==> flow/design.v <==
module FOUR_BIT_COMPUTER(Clk,init_A, init_B, address_location, byte_in, carry_in, port_in, 
					port_out, A,B,C,carry_out,ADDRESS_H, ADDRESS_L, stack_H, stack_L,ZF);
	input Clk, carry_in;
	input [3:0] init_A, init_B, address_location, byte_in;
	input [3:0] port_in;
	output reg [3:0] port_out;
	output reg  [3:0] A, B;
	output reg [3:0] C;
	output reg carry_out;
	output reg [3:0]  ADDRESS_H, ADDRESS_L, stack_H, stack_L;
	output reg ZF;	
	integer k=-1, call=0, ret=0;
	always @(posedge Clk)
	begin
		ZF=0;
		if (k==-1)		 
		begin
			{ADDRESS_H, ADDRESS_L} = 25;
			k=k+1;
		end
		if (call==0)	 
		begin
			k=k+1;
			A = init_A;
			B = init_B;
		end		
		if (call!=0 && k>0)		 
		begin
			{ADDRESS_H, ADDRESS_L} = k;
		end	
		if ({ADDRESS_H, ADDRESS_L} == 25)				 
		begin	
			{carry_out,C}=A+B;
			ZF = (C==0)? 1:0;
			A=C;
			C=0;
			{ADDRESS_H, ADDRESS_L} = 30;
			ret = (call)? 1:0;
		end
		else if ({ADDRESS_H, ADDRESS_L} == 30)			 
		begin
			{carry_out,C}=A-B;
			ZF = (C==0)? 1:0;
			A=C;
			C=0;
			{ADDRESS_H, ADDRESS_L} = 36;
			ret = (call)? 1:0;
		end
		else if	({ADDRESS_H, ADDRESS_L} == 36)			 
		begin
			C = A;
			A = B;
			B = C;
			ZF = (C==0)? 1:0;
			C = 0;
			{ADDRESS_H, ADDRESS_L} = 43;
			ret = (call)? 1:0;
		end
		else if	({ADDRESS_H, ADDRESS_L} == 43)			 
		begin
			A = address_location;
			{ADDRESS_H, ADDRESS_L} = 44;
			ret = (call)? 1:0;
		end
		else if	({ADDRESS_H, ADDRESS_L} == 44)			 
		begin
			C = 0;
			carry_out = carry_in;
			B = (B>>1)+carry_out*8;	
			{ADDRESS_H, ADDRESS_L} = 47;	
			ret = (call)? 1:0;	
		end
		else if	({ADDRESS_H, ADDRESS_L} == 47)			 
		begin
			carry_out= 0;
			A = port_in;	
			{ADDRESS_H, ADDRESS_L} = 49;	
			ret = (call)? 1:0;	
		end
		else if	({ADDRESS_H, ADDRESS_L} == 49)			 
		begin
			port_out = A;
			{ADDRESS_H, ADDRESS_L} = 50;	
			ret = (call)? 1:0;	
		end
		else if	({ADDRESS_H, ADDRESS_L} == 50)			 
		begin
			C= A&B;	
			ZF = (C==0)? 1:0;
			A = C;
			C = 0 ;
			{ADDRESS_H, ADDRESS_L} = 54;	
			ret = (call)? 1:0;	
		end
		else if	({ADDRESS_H, ADDRESS_L} == 54)			 
		begin
			C= B&byte_in;
			ZF = (C==0)? 1:0;
			C=0;
			{ADDRESS_H, ADDRESS_L} = 59;
			ret = (call)? 1:0;			
		end
		else if	({ADDRESS_H, ADDRESS_L} == 59)			 
		begin
			C= B|byte_in;	
			ZF = (C==0)? 1:0;
			B=C;
			C=0;
			{ADDRESS_H, ADDRESS_L} = 66;
			ret = (call)? 1:0;
		end
		else if	({ADDRESS_H, ADDRESS_L} == 66)			 
		begin
			C= A^address_location;
			A= C;		
			ZF = (C==0)? 1:0;
			C=0;
			{ADDRESS_H, ADDRESS_L} = 70;
			ret = (call)? 1:0;
		end
		else if	({ADDRESS_H, ADDRESS_L} == 70)			 
		begin
			{stack_H, stack_L}= B;		
			{ADDRESS_H, ADDRESS_L} = 71;	
			ret = (call)? 1:0;
		end
		else if	({ADDRESS_H, ADDRESS_L} == 71)			 
		begin
			B = 15;
			B = stack_L;
			{stack_H, stack_L} = 0;	
			{ADDRESS_H, ADDRESS_L} = 745;	
			ret = (call)? 1:0;	
		end
		else if	({ADDRESS_H, ADDRESS_L} == 745)			 
		begin
			call=36;	
			{ADDRESS_H, ADDRESS_L} = 855;	
			{stack_H, stack_L} ={ADDRESS_H, ADDRESS_L}+1;		
		end
		else if	({ADDRESS_H, ADDRESS_L} == 855)			 
		begin
			call=0;
			{ADDRESS_H, ADDRESS_L}= {stack_H, stack_L};
			{stack_H, stack_L} = 0;
		end
		else if	({ADDRESS_H, ADDRESS_L} == 777)			 
		begin
			k=15;
			{ADDRESS_H, ADDRESS_L} = 777;	
		end	
		if (call!=0) 			 
		begin
			k=(ret)? 855:call;	
		end
	end 		
endmodule 
Reports on FOUR_BIT_COMPUTER:

What the tools print for FOUR_BIT_COMPUTER, step after step.
Lines are those of the file above, counted from 1.
Not given: --

* design top: FOUR_BIT_COMPUTER
* clock: Clk
* cell library: sky130hd
* timing corner: tt_025C_1v80

Elaborated design:

Yosys after proc, flatten, opt, wreduce and memory -nomap, before mapping. Memory bits, and registers merged into a memory's read port (data or address), are not among the register bits. Print and check cells are not counted. Equal cells are merged and count once.

* register bits after elaboration: 62

* muxes and demuxes: 84
* bitwise gates (word level): 15
* reductions and logical operators: 18
* $add $sub $neg: 5
* equality and inequality tests: 18

Operators by type and width (number)
* 4-bit two-way mux: 48
* 32-bit by 2-bit adder with 32-bit output (second input constant): 2
* 8-bit by 6-bit == test with 1-bit output (second input constant): 8
* 32-bit by 1-bit == test with 1-bit output (second input constant): 1
* 32-bit two-way mux: 1
* 4-bit logical NOT: 7
* 8-bit by 7-bit == test with 1-bit output (second input constant): 3
* 1-bit two-way mux: 24
* 8-bit by 5-bit == test with 1-bit output (second input constant): 2
* 2-bit two-way mux: 8
* 12-bit AND reduction: 1
* 12-bit OR reduction: 1
* 1-bit NOT: 11
* 9-bit OR reduction: 1
* 3-bit two-way mux: 3
* 4-bit bitwise AND: 2
* 7-bit AND reduction: 1
* 3-bit inequality test (second input constant): 2
* 4-bit by 4-bit adder with 5-bit output: 1
* 4-bit by 4-bit subtractor with 5-bit output: 1
* 5-bit nonzero test: 1
* 2-bit inequality test (second input constant): 2
* 3-bit by 4-bit adder with 4-bit output: 1
* 4-bit bitwise OR: 1
* 4-bit XOR: 1
* 4-bit AND reduction: 1
* 4-bit nonzero test: 1
* 3-bit AND reduction: 1

Other operator kinds: 3; their cells: 3.

Logic depth:

Longest topological path by Yosys (ltp), each cell counted once; first at word level (registers and memories cut), then after technology mapping (sequential cells cut; the memories' decode and read muxes count).

* depth after elaboration: 16
* ABC_AREA: 1
* gate-level depth with buffers: 19

Netlist:

The flow's flattened synthesis, as Yosys stat reports it; memories are mapped. The netlist is that of the ABC_AREA named above (0 if unset); the other value can give another one.
The area totals of this step are shown rounded.

* standard cells after synthesis: 588
* buffers: 16
* flip-flops: 58
* cell area after synthesis: 4044 µm²

Cell types (number)
* sky130_fd_sc_hd__dfxtp_1: 49
* sky130_fd_sc_hd__nand2_1: 161
* sky130_fd_sc_hd__edfxtp_1: 9
* sky130_fd_sc_hd__nor2_1: 70
* sky130_fd_sc_hd__inv_1: 65
* sky130_fd_sc_hd__xor2_1: 26
* sky130_fd_sc_hd__nand3_1: 40
* sky130_fd_sc_hd__ha_1: 10
* sky130_fd_sc_hd__o21ai_0: 19
* sky130_fd_sc_hd__nor3_1: 17
* sky130_fd_sc_hd__buf_4: 10
* sky130_fd_sc_hd__nand3_4: 4
* sky130_fd_sc_hd__xnor2_1: 8
* sky130_fd_sc_hd__nand2_4: 6
* sky130_fd_sc_hd__o21ai_1: 13
* sky130_fd_sc_hd__nor2_8: 3
* sky130_fd_sc_hd__nand4_1: 9
* sky130_fd_sc_hd__a21oi_1: 11

Not listed: further types 24, cells in them 58.

Timing after synthesis:

Path of least setup slack by OpenSTA after synthesis, without wires, with an ideal clock, recovery checks aside; 20% of the period is set as input and as output delay. Where synthesis merged equal registers, the netlist keeps one of their names.

* path type: reg-to-reg
* start point: reg k[0]
* end point: reg k[28]
* clock period: 4.2 ns
* stages: 18
* arrival time: 2.368 ns
* path buffers: 2
* slack: 1.715 ns
* setup time: 0.117 ns
* delay of the path: 2.485 ns
* synthesis period reached: 2.485 ns

"delay of the path" is the arrival time less input delay plus setup time.
"stages" counts driving pins, that of a launching flip-flop among them; a cell with two outputs on the path counts twice.
"synthesis period reached" is the clock period less the worst setup slack; recovery checks do not enter. This is arithmetic on one report: input and output delays are still those of the set period (20% each).
The rows between start and end are the longest chain of elaborated cells between them; the timing report does not say that the signal goes this way. Where chains are equally long, one stands for them.
A line is the first line of the expression or statement that the cell stems from. Yosys adds cells for indexed reads and writes and turns some case tables into memories.
A register here has more assigning lines than the two given.

* path through: sky130_fd_sc_hd__dfxtp_1 -> sky130_fd_sc_hd__ha_1 -> sky130_fd_sc_hd__nand2_1 -> sky130_fd_sc_hd__nor2_1 -> sky130_fd_sc_hd__nand2_1 -> sky130_fd_sc_hd__nor2_2 -> sky130_fd_sc_hd__nand2_4 -> sky130_fd_sc_hd__buf_2 -> sky130_fd_sc_hd__buf_2 -> sky130_fd_sc_hd__xor2_1 -> sky130_fd_sc_hd__inv_1 -> sky130_fd_sc_hd__ha_1 -> sky130_fd_sc_hd__inv_1 -> sky130_fd_sc_hd__nor2_1 -> sky130_fd_sc_hd__inv_1 -> sky130_fd_sc_hd__nor2_1 -> sky130_fd_sc_hd__nand2_1 -> sky130_fd_sc_hd__xor2_1
* cells in the longest elaborated chain: 3
* elaborated cells on any way between the ends: 4
* source lines of those cells: 3
* those cells by class: add/sub: 2; eq/ne: 1; mux: 1

Ends and longest elaborated chain, after synthesis
* start: declaration: line 12 `integer k=-1, call=0, ret=0;`
* start: assignment: line 19 `k=k+1;`
* start: assignment: line 23 `k=k+1;`
* 32-bit by 2-bit adder with 32-bit output: line 19
* 32-bit two-way mux: line 16 `if (k==-1)`
* 32-bit by 2-bit adder with 32-bit output: line 23
* end: assignment: line 19
* end: assignment: line 23
* end: declaration: line 12

Timing after layout:

From the final timing report of record 2: the path of least setup slack in the routed layout; clock arrival at registers is part of the times.

* path type: reg-to-reg
* start point: reg k[0]
* end point: reg k[28]
* slack: 0.65 ns
* path buffers: 2
* stages: 18
* clock period: 3.73 ns
* setup time: 0.11 ns
* arrival time: 3.31 ns

The rows between start and end are the longest chain of elaborated cells between them; the timing report does not say that the signal goes this way. Where chains are equally long, one stands for them.
A register here has more assigning lines than the two given.

* path through: sky130_fd_sc_hd__dfxtp_1 -> sky130_fd_sc_hd__ha_1 -> sky130_fd_sc_hd__nand2_1 -> sky130_fd_sc_hd__nor2_1 -> sky130_fd_sc_hd__nand2_1 -> sky130_fd_sc_hd__nor2_2 -> sky130_fd_sc_hd__nand2_4 -> sky130_fd_sc_hd__buf_2 -> sky130_fd_sc_hd__buf_2 -> sky130_fd_sc_hd__xor2_1 -> sky130_fd_sc_hd__inv_1 -> sky130_fd_sc_hd__ha_1 -> sky130_fd_sc_hd__inv_1 -> sky130_fd_sc_hd__nor2_1 -> sky130_fd_sc_hd__inv_1 -> sky130_fd_sc_hd__nor2_1 -> sky130_fd_sc_hd__nand2_1 -> sky130_fd_sc_hd__xor2_1
* cells in the longest elaborated chain: 3
* elaborated cells on any way between the ends: 4
* source lines of those cells: 3
* those cells by class: add/sub: 2; eq/ne: 1; mux: 1

Ends and longest elaborated chain, after layout
* start: declaration: line 12 `integer k=-1, call=0, ret=0;`
* start: assignment: line 19 `k=k+1;`
* start: assignment: line 23 `k=k+1;`
* 32-bit by 2-bit adder with 32-bit output: line 19
* 32-bit two-way mux: line 16 `if (k==-1)`
* 32-bit by 2-bit adder with 32-bit output: line 23
* end: assignment: line 19
* end: assignment: line 23
* end: declaration: line 12

==> runs of FOUR_BIT_COMPUTER <==
Below are 2 stored runs of the flow (Yosys, OpenROAD; platform sky130hd) on FOUR_BIT_COMPUTER, each with its settings and what was measured, unordered. Constraints: input delay and output delay 20% of the set period each, output load 0.01 pF.
"achieved clock period": clock period set for the run, less the worst setup slack. It is reckoned from that one timing run; input and output delays stay at 20% of the period that was set.
"worst setup path time" means the part of the period allowed to the worst setup path (the constraints hold back 20% at inputs and 20% at outputs) less its slack; where the path has registers, the arrival times of their clocks count too.
Results are given in rounded form.

### Record 1

==> flow/run.sh <==
#!/bin/bash
# the make line also repeats the synthesis and layout settings of config.mk as NAME=value (left out here)
make -C /OpenROAD-flow-scripts/flow DESIGN_CONFIG=/design/flow/config.mk WORK_HOME=/design/flow/orfs CLKGATE_MAP_FILE= finish
==> flow/config.mk <==
export PLATFORM = sky130hd
export DESIGN_NAME = FOUR_BIT_COMPUTER
export DESIGN_NICKNAME = FOUR_BIT_COMPUTER
export VERILOG_FILES = /design/flow/design.v
export SDC_FILE = /design/flow/constraint.sdc
export NUM_CORES = 4
export LEC_CHECK = 0
export CAP_MARGIN = 20
export CELL_PAD_IN_SITES_DETAIL_PLACEMENT = 2
export CORE_MARGIN = 2
export CORE_UTILIZATION = 51
export CTS_CLUSTER_DIAMETER = 258
export CTS_CLUSTER_SIZE = 49
export GPL_ROUTABILITY_DRIVEN = 1
export GPL_TIMING_DRIVEN = 1
export PLACE_DENSITY_LB_ADDON = 0.21
export SLEW_MARGIN = 20
export TNS_END_PERCENT = 90
==> flow/constraint.sdc <==
create_clock -name core_clock -period 3.35 [get_ports {Clk}]
set_input_delay 0.6700 -clock core_clock [delete_from_list [all_inputs] [get_ports {Clk}]]
set_output_delay 0.6700 -clock core_clock [all_outputs]
set_load 0.01 [all_outputs]

Outcome of record 1: did not finish, placement stopped with DPL-0033

### Record 2

==> flow/run.sh <==
#!/bin/bash
# the make line also repeats the synthesis and layout settings of config.mk as NAME=value (left out here)
make -C /OpenROAD-flow-scripts/flow DESIGN_CONFIG=/design/flow/config.mk WORK_HOME=/design/flow/orfs CLKGATE_MAP_FILE= finish
==> flow/config.mk <==
export PLATFORM = sky130hd
export DESIGN_NAME = FOUR_BIT_COMPUTER
export DESIGN_NICKNAME = FOUR_BIT_COMPUTER
export VERILOG_FILES = /design/flow/design.v
export SDC_FILE = /design/flow/constraint.sdc
export NUM_CORES = 4
export LEC_CHECK = 0
export ABC_AREA = 1
export CAP_MARGIN = 20
export CORE_ASPECT_RATIO = 1.21
export CORE_MARGIN = 3
export CORE_UTILIZATION = 61
export CTS_CLUSTER_SIZE = 99
export GPL_ROUTABILITY_DRIVEN = 0
export GPL_TIMING_DRIVEN = 0
export PLACE_DENSITY_LB_ADDON = 0.25
export SLEW_MARGIN = 20
==> flow/constraint.sdc <==
create_clock -name core_clock -period 3.73 [get_ports {Clk}]
set_input_delay 0.7460 -clock core_clock [delete_from_list [all_inputs] [get_ports {Clk}]]
set_output_delay 0.7460 -clock core_clock [all_outputs]
set_load 0.01 [all_outputs]

Results of record 2:
- Setup slack of the critical path: 0.647 ns
- Die outline area: 7647 µm²
- Worst hold slack in the final report: 0.469 ns
- Worst setup path time: 3.08 ns
- Worst path kind: reg-to-reg
- Standard-cell area of the final layout: 4811 µm²
- Achieved clock period: 3.083 ns
- Post-synthesis cell area: 4044 µm²
